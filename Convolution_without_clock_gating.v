==> flow/design.v <==
module Convolution(
input clk ,
input rst_n ,
input in_valid ,
input weight_valid ,
input [7:0] In_IFM_1,
input [7:0] In_IFM_2,
input [7:0] In_IFM_3,
input [7:0] In_IFM_4,
input [7:0] In_IFM_5,
input [7:0] In_IFM_6,
input [7:0] In_IFM_7,
input [7:0] In_IFM_8,	
input [7:0] In_IFM_9,	
input [7:0] In_Weight_1,
input [7:0] In_Weight_2,
input [7:0] In_Weight_3,
input [7:0] In_Weight_4,
input [7:0] In_Weight_5,
input [7:0] In_Weight_6,
input [7:0] In_Weight_7,
input [7:0] In_Weight_8,
input [7:0] In_Weight_9,
output reg 	out_valid,
output reg [20:0] Out_OFM
);
reg [7:0] In_IFM_1_buf ;
reg [7:0] In_IFM_2_buf ;
reg [7:0] In_IFM_3_buf ;
reg [7:0] In_IFM_4_buf ;
reg [7:0] In_IFM_5_buf ;
reg [7:0] In_IFM_6_buf ;
reg [7:0] In_IFM_7_buf ;
reg [7:0] In_IFM_8_buf ;	
reg [7:0] In_IFM_9_buf ;	
reg [7:0] In_Weight_1_buf ;
reg [7:0] In_Weight_2_buf ;
reg [7:0] In_Weight_3_buf ;
reg [7:0] In_Weight_4_buf ;
reg [7:0] In_Weight_5_buf ;
reg [7:0] In_Weight_6_buf ;
reg [7:0] In_Weight_7_buf ;
reg [7:0] In_Weight_8_buf ;
reg [7:0] In_Weight_9_buf ;
localparam IDLE = 1'b0 ;
localparam WORK = 1'b1 ;
reg ConvState ;
reg NextState ;
reg [4:0] out_count ;  
always @(posedge clk) begin
    case (ConvState)
        IDLE: out_count <= 5'd0 ;
        WORK: out_count <= out_count+1 ;
        default: out_count <= 5'd0 ;
    endcase
end
always @ (posedge clk or negedge rst_n) begin :FSM_Conv
    if (~rst_n) begin
        ConvState <= IDLE ;
    end else begin
        ConvState <= NextState ;
    end
end
always @(*) begin
    case (ConvState)
        IDLE: NextState = (in_valid)?(WORK):(IDLE) ;
        WORK: NextState = (out_count == 5'd24)?(IDLE):(WORK) ;
        default: NextState = (in_valid)?(WORK):(IDLE) ;
    endcase
end 
always @(posedge clk or negedge rst_n) begin
    if (~rst_n) begin
        out_valid <= 0 ;
        Out_OFM   <= 21'b0;
    end else begin
        case (ConvState)
            IDLE : begin
                out_valid <= 0 ;
                Out_OFM   <= 21'b0;
            end
            WORK : begin
                out_valid <= 1 ;
                Out_OFM <=  In_IFM_1_buf * In_Weight_1_buf +
                            In_IFM_2_buf * In_Weight_2_buf +
                            In_IFM_3_buf * In_Weight_3_buf +
                            In_IFM_4_buf * In_Weight_4_buf +
                            In_IFM_5_buf * In_Weight_5_buf +
                            In_IFM_6_buf * In_Weight_6_buf +
                            In_IFM_7_buf * In_Weight_7_buf +
                            In_IFM_8_buf * In_Weight_8_buf +
                            In_IFM_9_buf * In_Weight_9_buf ;
            end
            default: begin
                out_valid <= 0 ;
                Out_OFM   <= 21'b0;
            end
        endcase
    end
end
always @(posedge clk) begin
    In_IFM_1_buf <= (in_valid)?(In_IFM_1):(In_IFM_1_buf) ;
    In_IFM_2_buf <= (in_valid)?(In_IFM_2):(In_IFM_2_buf) ;
    In_IFM_3_buf <= (in_valid)?(In_IFM_3):(In_IFM_3_buf) ;
    In_IFM_4_buf <= (in_valid)?(In_IFM_4):(In_IFM_4_buf) ;
    In_IFM_5_buf <= (in_valid)?(In_IFM_5):(In_IFM_5_buf) ;
    In_IFM_6_buf <= (in_valid)?(In_IFM_6):(In_IFM_6_buf) ;
    In_IFM_7_buf <= (in_valid)?(In_IFM_7):(In_IFM_7_buf) ;
    In_IFM_8_buf <= (in_valid)?(In_IFM_8):(In_IFM_8_buf) ;	
    In_IFM_9_buf <= (in_valid)?(In_IFM_9):(In_IFM_9_buf) ;	
    In_Weight_1_buf <= (weight_valid)?(In_Weight_1):(In_Weight_1_buf) ;
    In_Weight_2_buf <= (weight_valid)?(In_Weight_2):(In_Weight_2_buf) ;
    In_Weight_3_buf <= (weight_valid)?(In_Weight_3):(In_Weight_3_buf) ;
    In_Weight_4_buf <= (weight_valid)?(In_Weight_4):(In_Weight_4_buf) ;
    In_Weight_5_buf <= (weight_valid)?(In_Weight_5):(In_Weight_5_buf) ;
    In_Weight_6_buf <= (weight_valid)?(In_Weight_6):(In_Weight_6_buf) ;
    In_Weight_7_buf <= (weight_valid)?(In_Weight_7):(In_Weight_7_buf) ;
    In_Weight_8_buf <= (weight_valid)?(In_Weight_8):(In_Weight_8_buf) ;
    In_Weight_9_buf <= (weight_valid)?(In_Weight_9):(In_Weight_9_buf) ;
end
endmodule
# Step by step through the tools: Convolution
# What the tools print for Convolution, step after step.
# Lines are those of the file above, counted from 1.
# Library cell names are shortened.
# A cell with - has no value.
# setup
top	Convolution
clock	clk
lib	sky130hd
lib_corner	tt_025C_1v80

# Word level
# Yosys after proc, flatten, opt, wreduce and memory -nomap, before mapping. Enables and synchronous resets that opt folds into registers are not counted as muxes. Memory bits, and registers merged into a memory's read port (data or address), are not among the register bits. Print and check cells are not counted. Equal cells are merged and count once.
# word_totals
elab_cells	48
regBits	172
input_bits	148
# classes
eq_ne	1
mul	9
bitwise	1
add_sub_neg	9
muxes	6
# op_table
cell	n
multiplier 8 x 8 -> 16 bit	9
adder 21 x 16 -> 21 bit	3
parallel mux 21 bit (select 2 bit)	1
adder 20 x 16 -> 21 bit	1
adder 19 x 16 -> 20 bit	1
adder 18 x 16 -> 19 bit	1
adder 17 x 16 -> 18 bit	1
adder 16 x 16 -> 17 bit	1
parallel mux 5 bit (select 2 bit)	1
adder 5 x 1 -> 5 bit with constant B	1
equality test 5 bit with constant B	1
parallel mux 1 bit (select 2 bit)	2
2-to-1 mux 1 bit	2
inverter 1 bit	1

# Longest topological paths
# Yosys ltp: most cells in a row. Word level: on the elaborated netlist, between registers, memories and ports. Mapped: between sequential cells and ports; inverters and the memories' decode and read muxes count.
# depth
depth_word	10
ABC_AREA	0
ltp_mapped	28
depth_no_buf	27

# After synthesis
# The flow's flattened synthesis, as Yosys stat reports it; memories are mapped. The netlist is that of the ABC_AREA named above (0 if unset); the other value can give another one.
# Totals and module areas in this step are rounded.
# types
cell_type	n	type_area_um2
fa_1	543	1.09E+04
edfxtp_1	144	4.32E+03
ha_1	260	3253.12
and2_1	401	2.51E+03
inv_1	669	2.51E+03
nand2_1	209	784.502
dfrtp_1	23	575.552
dfxtp_1	5	100.096
a21oi_1	16	80.077
xnor2_1	8	70.067
o21ai_0	10	50.048
mux2i_1	4	40.038
a21o_1	5	37.536
nor2_1	9	33.782
a2111oi_4	1	27.526
xor2_1	3	26.275
a211oi_2	2	25.024
nand2b_1	4	25.024
# Not listed: further types 24, cells in them 44.
# synth_totals
cell_count	2360
ff_cells	172
mapped_area_um2	26000

# Timing after synthesis
# Source: OpenSTA report_checks on the synthesized netlist (no wires, ideal clock, input and output delay 20% of the period each), path of least setup slack; recovery checks are left aside. Register names are those of the netlist, which keeps one name where synthesis merged equal registers.
# synth_path
kind	register to register
from	register In_Weight_9_buf[4]
to	register Out_OFM[14]
clock_period_ns	8.04
path_delay_ns	7.089
arrival_ns	6.970
path_slack_ns	0.951
driving_pins	24
setup_time_ns	0.119
launch_ns	0.000
path_buffers	0
period_less_setup_slack_ns	7.089
# "path_delay_ns" = arrival - input delay + setup time.
# "driving_pins": output pins that drive a net of the path, with the launching flip-flop's if there is one; two outputs of one cell count as two.
# "period_less_setup_slack_ns" = period - worst setup slack (recovery checks aside). The figure is calculated, with input and output delays left at 20% of the set period.
# Between the ends stands the longest chain of elaborated cells between them, by number of cells; it is not shown to be the way that was timed. Of several equally long chains one is given.
# Each line given opens the expression or statement behind the cell; cells for indexed reads and writes are added by Yosys, which also makes memories of some case tables.
# A register here has more assigning lines than the two given.
# synth_between
path_cell_list	edfxtp_1 -> and2_1 -> fa_1 -> inv_1 -> fa_1 -> inv_1 -> fa_1 -> fa_1 -> fa_1 -> inv_1 -> fa_1 -> inv_1 -> fa_1 -> fa_1 -> fa_1 -> inv_1 -> fa_1 -> inv_1 -> ha_1 -> a2111oi_4 -> o21ai_2 -> a31oi_2 -> xnor2_1 -> and2_1
elab_chain_cells	3
# synth_lines
element	line	text
start: declaration	44	reg [7:0] In_Weight_9_buf ;
start: assignment	118	In_Weight_9_buf <= (weight_valid)?(In_Weight_9):(In_Weight_9_buf) ;
multiplier 8 x 8 -> 16 bit	91	In_IFM_9_buf * In_Weight_9_buf ;
adder 21 x 16 -> 21 bit	83	Out_OFM <=  In_IFM_1_buf * In_Weight_1_buf +
parallel mux 21 bit (select 2 bit)	76	case (ConvState)
end: assignment	74	Out_OFM   <= 21'b0;
end: assignment	83
end: declaration	25	output reg [20:0] Out_OFM

# Timing after layout
# From the final timing report of flow run 1: the path of least setup slack in the routed layout; clock arrival at registers is part of the times.
# layout_path
kind	register to register
from	register In_IFM_2_buf[5]
to	register Out_OFM[17]
driving_pins	22
path_buffers	0
setup_time_ns	0.12
clock_period_ns	10.4
arrival_ns	8.04
launch_ns	0.49
path_slack_ns	2.73
# Between the ends stands the longest chain of elaborated cells between them, by number of cells; it is not shown to be the way that was timed. Of several equally long chains one is given.
# A register here has more assigning lines than the two given.
# layout_between
path_cell_list	edfxtp_1 -> and2_1 -> fa_1 -> inv_1 -> fa_1 -> fa_1 -> fa_1 -> fa_1 -> inv_1 -> fa_1 -> fa_1 -> fa_1 -> fa_1 -> inv_1 -> fa_1 -> inv_1 -> ha_1 -> a21oi_1 -> o21bai_1 -> a221oi_1 -> o21ai_1 -> mux2i_1
elab_chain_cells	10
# layout_lines
element	line	text
start: declaration	28	reg [7:0] In_IFM_2_buf ;
start: assignment	102	In_IFM_2_buf <= (in_valid)?(In_IFM_2):(In_IFM_2_buf) ;
multiplier 8 x 8 -> 16 bit	84	In_IFM_2_buf * In_Weight_2_buf +
adder 16 x 16 -> 17 bit	83	Out_OFM <=  In_IFM_1_buf * In_Weight_1_buf +
adder 17 x 16 -> 18 bit	83
adder 18 x 16 -> 19 bit	83
adder 19 x 16 -> 20 bit	83
adder 20 x 16 -> 21 bit	83
adder 21 x 16 -> 21 bit x3	83
parallel mux 21 bit (select 2 bit)	76	case (ConvState)
end: assignment	74	Out_OFM   <= 21'b0;
end: assignment	83
end: declaration	25	output reg [20:0] Out_OFM

# Module Convolution, platform sky130hd: 2 stored runs of the flow (Yosys, OpenROAD) with differing settings, in no particular order. Input and output delays are each 20% of the period that was set; the output load is 0.01 pF.
# "period_less_ws_ns" means the clock period less the worst setup slack. The figure is calculated, with input and output delays left at 20% of the set period.
# "worst_path_time_ns" is the time allowed to the run's worst setup path (the clock period less input and output delay, where it has them) less its slack. Clock arrival times count: a late capture clock shortens it, a late launch clock lengthens it.
# Results are given in rounded form.
# Among the settings, -- means not set for that run.
run name	period_ns	CORE_UTILIZATION	SETUP_SLACK_MARGIN	PLACE_DENSITY	TNS_END_PERCENT	ABC_AREA	GPL_ROUTABILITY_DRIVEN	CTS_CLUSTER_DIAMETER	MIN_ROUTING_LAYER	CAP_MARGIN	CORE_MARGIN	SLEW_MARGIN	PLACE_DENSITY_LB_ADDON	CORE_ASPECT_RATIO	CELL_PAD_IN_SITES_GLOBAL_PLACEMENT	GPL_TIMING_DRIVEN	MAX_ROUTING_LAYER	synth_area_um2	final_die_area_um2	finalUtil_pct	fin_ws_ns	worst_hold_slack_ns	period_less_ws_ns	worst_path_time_ns	worstPathKind
flow run 1	10.4	61	2.6	0.83	40	0	0	313	met2	20	2	20	--	--	--	--	--	26000	44000	69	2.7	0.48	7.671	7.67	register to register
flow run 2	5.76	29	1.24	--	--	--	0	--	met1	20	2	20	0.16	1.9	3	1	met5	26000	91000	37	-1.9	0.48	7.668	7.67	register to register
